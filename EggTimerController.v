==> flow/design.v <==
module ClockDivider(clock, reset, isFlashFreq, clockOut);
	input clock;
	input reset;
	input isFlashFreq;
	output clockOut;
	reg[31:0] counter = 0;
	reg clockReg;
	assign clockOut = clockReg;
	always@(posedge clock) begin
		counter <= counter + 1;
		if(reset) begin
			counter <= 0;
		end
		else if(isFlashFreq == 1'b0) begin
			if(counter == 50000000) begin
				clockReg <= ~clockReg;
				counter <= 0;
			end
		end
		else if(isFlashFreq == 1'b1) begin
			if(counter == 25000000) begin
				clockReg <= ~clockReg;
				counter <= 0;
			end
		end
	end
endmodule
module DecrementTime(clk, reset, inputTime, wrtEn, decEnable, outputTime, isZero);
	input reset, clk, decEnable, wrtEn;
	input[7:0] inputTime;
	output[7:0] outputTime;
	output isZero;
	reg[7:0] outputTime;
	reg isZero;
	always @(posedge clk) begin
		if(reset == 1'b1)
			outputTime <= 8'b00000000;
		else if(wrtEn == 1'b1)
			outputTime <= inputTime;
		else if(decEnable == 1'b1) begin
			outputTime[3:0] <= inputTime[3:0] - 1'b1;
			if(outputTime[3:0] == 4'b0000) begin
				outputTime[3:0] <= 4'b1001;
				outputTime[7:4] <= 4'b0101;
			end
			if(outputTime[7:0] == 8'b00000000) begin
				isZero <= 1'b1;
			end
		end
	end
endmodule
module EggTimerController(CLOCK_50, KEY, SW, HEX3, HEX2, HEX1, HEX0, LEDR);
	input CLOCK_50;
	input [2:0] KEY;
	input[7:0] SW;
	output[6:0] HEX3;
	output[6:0] HEX2;
	output[6:0] HEX1;
	output[6:0] HEX0;
	output[9:0] LEDR;
	wire reset;
	wire clk;
	assign reset = KEY[0];
	assign clk = CLOCK_50;
	wire swSecEn, swMinEn, decEn, flashEn, inRunTimerState;
	TimerController sm(.clk(clk), .reset(reset), .set(KEY[1]), .startStop(KEY[2]), .isTimeFlat(minsIsDone & secsIsDone), 
	.swSecEn(swSecEn), .swMinEn(swMinEn), .decEn(decEn), .flashEn(flashEn), .inRunTimerState(inRunTimerState));
	wire[7:0] secondsValSw;
	SwitchValidator svSecs(.clk(clk), .readSwEn(swSecEn), .switches(SW), .swVal(secondsValSw));
	wire[7:0] minutesValSw;
	SwitchValidator svMins(.clk(clk), .readSwEn(swMinEn), .switches(SW), .swVal(minutesValSw));
	wire clkOut;
	ClockDivider cd(.clock(clk), .reset(reset), .isFlashFreq(flashEn), .clockOut(clkOut));
	wire secsIsDone;
	wire[7:0] secondsValDec;
	DecrementTime decSecs(.clk(clk), .reset(reset), .inputTime(swSecEn ? secondsValSw : secondsValDec),
    	.wrtEn(swSecEn), .decEnable(decEn & clkOut), .outputTime(secondsValDec), .isZero(secsIsDone));
	wire minsIsDone;
	wire[7:0] minutesValDec;
	DecrementTime decMins(.clk(clk), .reset(reset), .inputTime(swMinEn ? minutesValSw : minutesValDec),
   	.wrtEn(swMinEn), .decEnable(decEn & secsIsDone & clkOut), .outputTime(minutesValDec), .isZero(minsIsDone));
	wire[9:0] leds;
	assign LEDR[9:0] = leds[9:0];
	flashLights fl(.clk(clk), .flashEn(flashEn & clkOut), .ledr(leds));
	assign HEX0 = ~7'b0111111;
endmodule
module SwitchValidator(clk, readSwEn, switches, swVal);
	input clk, readSwEn;
	input[7:0] switches;
	output[7:0] swVal;
	reg[7:0] swVal;
	always @(posedge clk) begin
		if(readSwEn == 1'b1) begin
			swVal <= switches[7:0];
			if(switches[7:4] > 4'b0101)
				swVal[7:4] <= 4'b0101;
			if(switches[3:0] > 4'b1001)
				swVal[3:0] <= 4'b1001;
			else
				swVal[7:0] <= switches;
		end
	end
endmodule
module TimerController(clk, reset, set, startStop, isTimeFlat, swSecEn, swMinEn, decEn, flashEn, inRunTimerState);
	parameter Reset = 0, SetSec = 1, SetMin = 2, SetTimer = 3, RunTimer = 4, Flash = 5;
	parameter true = 1'b1, false = 1'b0;
	input clk, reset, set, startStop, isTimeFlat;  
	output swSecEn, swMinEn, decEn, flashEn, inRunTimerState;
	reg swSecEn, swMinEn, decEn, flashEn, inRunTimerState;  
	reg[2:0] state;
	always @(state) begin
				swSecEn = false;
				swMinEn = false;
				decEn = false;
				flashEn = false;
				inRunTimerState = false;
		case (state) 
			SetSec: begin
				swSecEn = true;
			end
			SetMin: begin
				swSecEn = false;
				swMinEn = true;
			end
			SetTimer: begin
				swMinEn = false;
			end
			RunTimer: begin
				decEn = true;
				inRunTimerState = true;
			end
			Flash: begin
				flashEn = true;  
			end
		endcase
	end
	always @(posedge clk) begin
			case (state) 
				Reset: begin
					state <= SetSec;
				end
				SetSec: begin
					if (reset)
						state <= Reset;
					else if (set)
						state <= SetMin;
				end
				SetMin: begin
					if (reset)
						state <= Reset;
					else if (set)
						state <= SetTimer;
				end
				SetTimer: begin
					if (reset)
						state <= Reset;
					else if (startStop)
						state <= RunTimer;
				end
				RunTimer: begin
					if (reset)
						state <= Reset;
					else if (startStop)
						state <= SetTimer;
					else if (isTimeFlat)
						state <= Flash;
				end
				Flash: begin
					if (reset)
						state <= Reset;
				end
				default: state <= Reset;
			endcase
	end	
endmodule
module flashLights(clk, flashEn, ledr);
	input clk, flashEn;
	output[9:0] ledr;
	reg[9:0] ledr;
	always @(posedge clk) begin
		if(flashEn)
			ledr[9:0] = 10'b1111111111;
		else
			ledr[9:0] = 10'b0000000000;
	end
endmodule
---- From RTL to reports: EggTimerController ----
What the tools print for EggTimerController, step after step.
Lines are those of the file above, counted from 1.
Operators carry their Yosys type and port widths (W data, S select, Z words).
The mark n/a stands for no value.
inputs
  top ..................................... EggTimerController
  clock input ............................. CLOCK_50
  cell library ............................ sky130hd
  corner .................................. tt_025C_1v80

---- Word level ----
Counts by Yosys on the flattened word-level netlist (proc, flatten, opt, wreduce; memories kept). Register bits leave out memories and registers merged into their read ports (data or address). Print and check cells are left out. Cells with the same type and inputs are merged into one.
cells by class
  $add $sub $neg .......................... 1
  eq/ne operators ......................... 12
  multiplexer cells ....................... 18
  bitwise operators ....................... 3
  reductions and logical operators ........ 4
operator list
  cell                     count
  $mux W32                 3
  $add A32 B1 Y32 const B  1
  $eq A32 B25 Y1 const B   1
  $eq A32 B26 Y1 const B   1
  $mux W3                  9
  $pmux W3 S6              1
  $mux W10                 1
  $ne A3 B3 Y1 const B     3
  $eq A3 B2 Y1 const B     2
  $eq A3 B3 Y1 const B     2
  $reduce_and A4 Y1        1
  $mux W1                  4
  $eq A3 B1 Y1 const B     1
  $logic_not A3 Y1         1
  $reduce_and A3 Y1        1
  $not A1 Y1               2
  $ne A2 B1 Y1 const B     1
  $ne A2 B2 Y1 const B     1
  $reduce_bool A2 Y1       1
  $and A1 B1 Y1            1
word-level totals
  register bits after elaboration ......... 46
  cells after elaboration ................. 42

---- Longest topological paths ----
Longest topological path by Yosys (ltp), each cell counted once; first at word level (registers and memories cut), then after technology mapping (sequential cells cut; the memories' decode and read muxes count).
depth
  depth after elaboration ................. 4
  ABC_AREA ................................ 0
  depth in mapped cells ................... 7
  mapped depth without buffers ............ 6

---- Synthesis result ----
The flow's flattened synthesis, as Yosys stat reports it; memories are mapped. The netlist is that of the ABC_AREA named above (0 if unset); the other value can give another one.
mapped netlist
  mapped cells ............................ 250
  cell area after synthesis ............... 2145.8 um^2
  flip-flop cells ......................... 37
cells by type
  cell type                  count  total area (um^2)
  sky130_fd_sc_hd__dfxtp_1   33     660.634
  sky130_fd_sc_hd__buf_4     37     277.766
  sky130_fd_sc_hd__nor3_1    40     200.192
  sky130_fd_sc_hd__xnor2_1   22     192.685
  sky130_fd_sc_hd__edfxtp_1  4      120.115
  sky130_fd_sc_hd__xor2_1    8      70.067
  sky130_fd_sc_hd__nor4_1    9      56.304
  sky130_fd_sc_hd__nand3_1   11     55.053
  sky130_fd_sc_hd__and4_1    6      52.55
  sky130_fd_sc_hd__nor2_1    14     52.55
  sky130_fd_sc_hd__nand2_1   12     45.043
  sky130_fd_sc_hd__inv_1     10     37.536
  sky130_fd_sc_hd__buf_6     3      33.782
  sky130_fd_sc_hd__nand4_1   5      31.28
  sky130_fd_sc_hd__ha_1      2      25.024
  sky130_fd_sc_hd__nand4_2   2      25.024
  sky130_fd_sc_hd__nor2b_1   3      18.768
  sky130_fd_sc_hd__a21oi_4   1      16.266
Other cell types: 20; their cells: 28.
By module: a second synthesis without flattening, with its own total; a netlist apart from the flattened one above.
second synthesis, totals
  cell total of the unflattened synthesis .. 408
  area total of the unflattened synthesis .. 3881.2 um^2
Each row is one instance without its submodules.
modules
  module              instances  cells  area (um^2)  seq. area (um^2)
  ClockDivider        1          182    1606.5       670.6
  DecrementTime       2          52     416.6        160.2
  SwitchValidator     2          18     309.0        240.2
  EggTimerController  1          52     505.5        0.0
  TimerController     1          24     230.2        90.1
  flashLights         1          10     87.6         20.0

---- Worst setup path after synthesis ----
Source: OpenSTA report_checks on the synthesized netlist (no wires, ideal clock, input and output delay 20% of the period each), path of least setup slack; recovery checks are left aside. Register names are those of the netlist, which keeps one name where synthesis merged equal registers.
timing path post-synthesis
  path kind ............................... register to register
  start ................................... register cd.counter[13]
  end ..................................... register cd.clockReg
  clock period ............................ 2.87 ns
  setup time .............................. 0.300 ns
  launch time at the first pin ............ 0.000 ns
  data arrival time ....................... 1.663 ns
  path slack .............................. 0.907 ns
  delay of the path ....................... 1.963 ns
  stages on the path ...................... 6
  buffers on the path ..................... 0
  synthesis period reached ................ 1.963 ns
"delay of the path" is the arrival time less input delay plus setup time.
"stages on the path" counts driving pins, that of a launching flip-flop among them; a cell with two outputs on the path counts twice.
"synthesis period reached" = period - worst setup slack (recovery checks aside). The figure is calculated, with input and output delays left at 20% of the set period.
Between the ends stands the longest chain of elaborated cells between them, by number of cells; it is not shown to be the way that was timed. Of several equally long chains one is given.
A line is the first line of the expression or statement that the cell stems from. Yosys adds cells for indexed reads and writes and turns some case tables into memories.
A register here has more assigning lines than the two given.
The path ends at the enable pin of a flip-flop; only ways to that pin are counted.
between the ends, post-synthesis
  cell sequence ........................... sky130_fd_sc_hd__dfxtp_1 -> sky130_fd_sc_hd__nand4_2 -> sky130_fd_sc_hd__or2_1 -> sky130_fd_sc_hd__or4_4 -> sky130_fd_sc_hd__a21oi_4 -> sky130_fd_sc_hd__nor2b_1
  length of the longest elaborated chain .. 3
RTL lines, path post-synthesis
  item               RTL line  RTL
  from (decl)        6         reg[31:0] counter = 0;
  from (assign)      10        counter <= counter + 1;
  from (assign)      12        counter <= 0;
  $eq A32 B25 Y1     21        if(counter == 25000000) begin
  $ne A2 B1 Y1       n/a
  $reduce_and A3 Y1  n/a
  to (assign)        16        clockReg <= ~clockReg;
  to (assign)        22        clockReg <= ~clockReg;
  to (decl)          7         reg clockReg;

---- Path in the finished layout ----
Path of least setup slack in the final report of flow run A (OpenROAD, finished layout, wires in). Where an end is a register, its clock arrival counts in the times.
timing path post-layout
  path kind ............................... register to register
  start ................................... register cd.counter[13]
  end ..................................... register cd.counter[21]
  clock period ............................ 3.14 ns
  setup time .............................. 0.14 ns
  launch time at the first pin ............ 0.29 ns
  data arrival time ....................... 2.52 ns
  path slack .............................. 0.77 ns
  stages on the path ...................... 7
  buffers on the path ..................... 1
Between the ends stands the longest chain of elaborated cells between them, by number of cells; it is not shown to be the way that was timed. Of several equally long chains one is given.
A register here has more assigning lines than the two given.
between the ends, post-layout
  cell sequence ........................... sky130_fd_sc_hd__dfxtp_1 -> sky130_fd_sc_hd__nand4_2 -> sky130_fd_sc_hd__or2_1 -> sky130_fd_sc_hd__or4_4 -> sky130_fd_sc_hd__a21oi_4 -> sky130_fd_sc_hd__buf_4 -> sky130_fd_sc_hd__nor3_1
  length of the longest elaborated chain .. 3
RTL lines, path post-layout
  item             RTL line  RTL
  from (decl)      6         reg[31:0] counter = 0;
  from (assign)    10        counter <= counter + 1;
  from (assign)    12        counter <= 0;
  $add A32 B1 Y32  10
  $mux W32         15        if(counter == 50000000) begin
  $mux W32         14        else if(isFlashFreq == 1'b0) begin
  to (assign)      10
  to (assign)      12
  to (decl)        6

Wiki page: EggTimerController / flow data

Measured data: module EggTimerController, platform sky130hd, 2 stored runs of the flow under differing settings, order arbitrary. Input and output delays are each 20% of the period that was set; the output load is 0.01 pF.
"achieved clock period (ns)" = clock period - worst setup slack. The figure is calculated, with input and output delays left at 20% of the set period.
"worst setup path time (ns)" is the time allowed to the run's worst setup path (the clock period less input and output delay, where it has them) less its slack. Clock arrival times count: a late capture clock shortens it, a late launch clock lengthens it.
"finish__power__total" rests on the timing tool's default activity at the inputs, not on a simulated workload.

Flow files of flow run A
==> flow/run.sh <==
#!/bin/bash
# the make line also repeats the synthesis and layout settings of config.mk as NAME=value (left out here)
make -C /OpenROAD-flow-scripts/flow DESIGN_CONFIG=/design/flow/config.mk WORK_HOME=/design/flow/orfs CLKGATE_MAP_FILE= finish
==> flow/config.mk <==
export PLATFORM = sky130hd
export DESIGN_NAME = EggTimerController
export DESIGN_NICKNAME = EggTimerController
export VERILOG_FILES = /design/flow/design.v
export SDC_FILE = /design/flow/constraint.sdc
export NUM_CORES = 4
export LEC_CHECK = 0
export CAP_MARGIN = 20
export CORE_MARGIN = 5
export CORE_UTILIZATION = 49
export CTS_CLUSTER_DIAMETER = 248
export MAX_ROUTING_LAYER = met4
export PLACE_DENSITY_LB_ADDON = 0.25
export SETUP_SLACK_MARGIN = -0.08
export SLEW_MARGIN = 20
==> flow/constraint.sdc <==
create_clock -name core_clock -period 3.14 [get_ports {CLOCK_50}]
set_input_delay 0.6280 -clock core_clock [delete_from_list [all_inputs] [get_ports {CLOCK_50}]]
set_output_delay 0.6280 -clock core_clock [all_outputs]
set_load 0.01 [all_outputs]

report of flow run A
yosys chip area after synthesis (um^2): 2145.8
finish__design__die__area: 5802.6
finish__design__instance__utilization: 0.5131
finish__timing__setup__ws: 0.772
finish__timing__setup__tns: 0.000
finish__timing__hold__ws: 0.486
finish__power__total: 9.984e-04
achieved clock period (ns): 2.368
worst setup path time (ns): 2.37
worst setup path kind: register to register

Flow files of flow run B
==> flow/run.sh <==
#!/bin/bash
# the make line also repeats the synthesis and layout settings of config.mk as NAME=value (left out here)
make -C /OpenROAD-flow-scripts/flow DESIGN_CONFIG=/design/flow/config.mk WORK_HOME=/design/flow/orfs CLKGATE_MAP_FILE= finish
==> flow/config.mk <==
export PLATFORM = sky130hd
export DESIGN_NAME = EggTimerController
export DESIGN_NICKNAME = EggTimerController
export VERILOG_FILES = /design/flow/design.v
export SDC_FILE = /design/flow/constraint.sdc
export NUM_CORES = 4
export LEC_CHECK = 0
export ABC_AREA = 1
export CAP_MARGIN = 20
export CORE_MARGIN = 2
export CORE_UTILIZATION = 64
export PLACE_DENSITY_LB_ADDON = 0.15
export SETUP_SLACK_MARGIN = 0.4
export SLEW_MARGIN = 20
==> flow/constraint.sdc <==
create_clock -name core_clock -period 1.48 [get_ports {CLOCK_50}]
set_input_delay 0.2960 -clock core_clock [delete_from_list [all_inputs] [get_ports {CLOCK_50}]]
set_output_delay 0.2960 -clock core_clock [all_outputs]
set_load 0.01 [all_outputs]

report of flow run B
yosys chip area after synthesis (um^2): 2481.1
finish__design__die__area: 4391.1
finish__design__instance__utilization: 0.9026
finish__timing__setup__ws: -0.263
finish__timing__setup__tns: -5.241
finish__timing__hold__ws: 0.519
finish__power__total: 2.533e-03
achieved clock period (ns): 1.743
worst setup path time (ns): 1.74
worst setup path kind: register to register
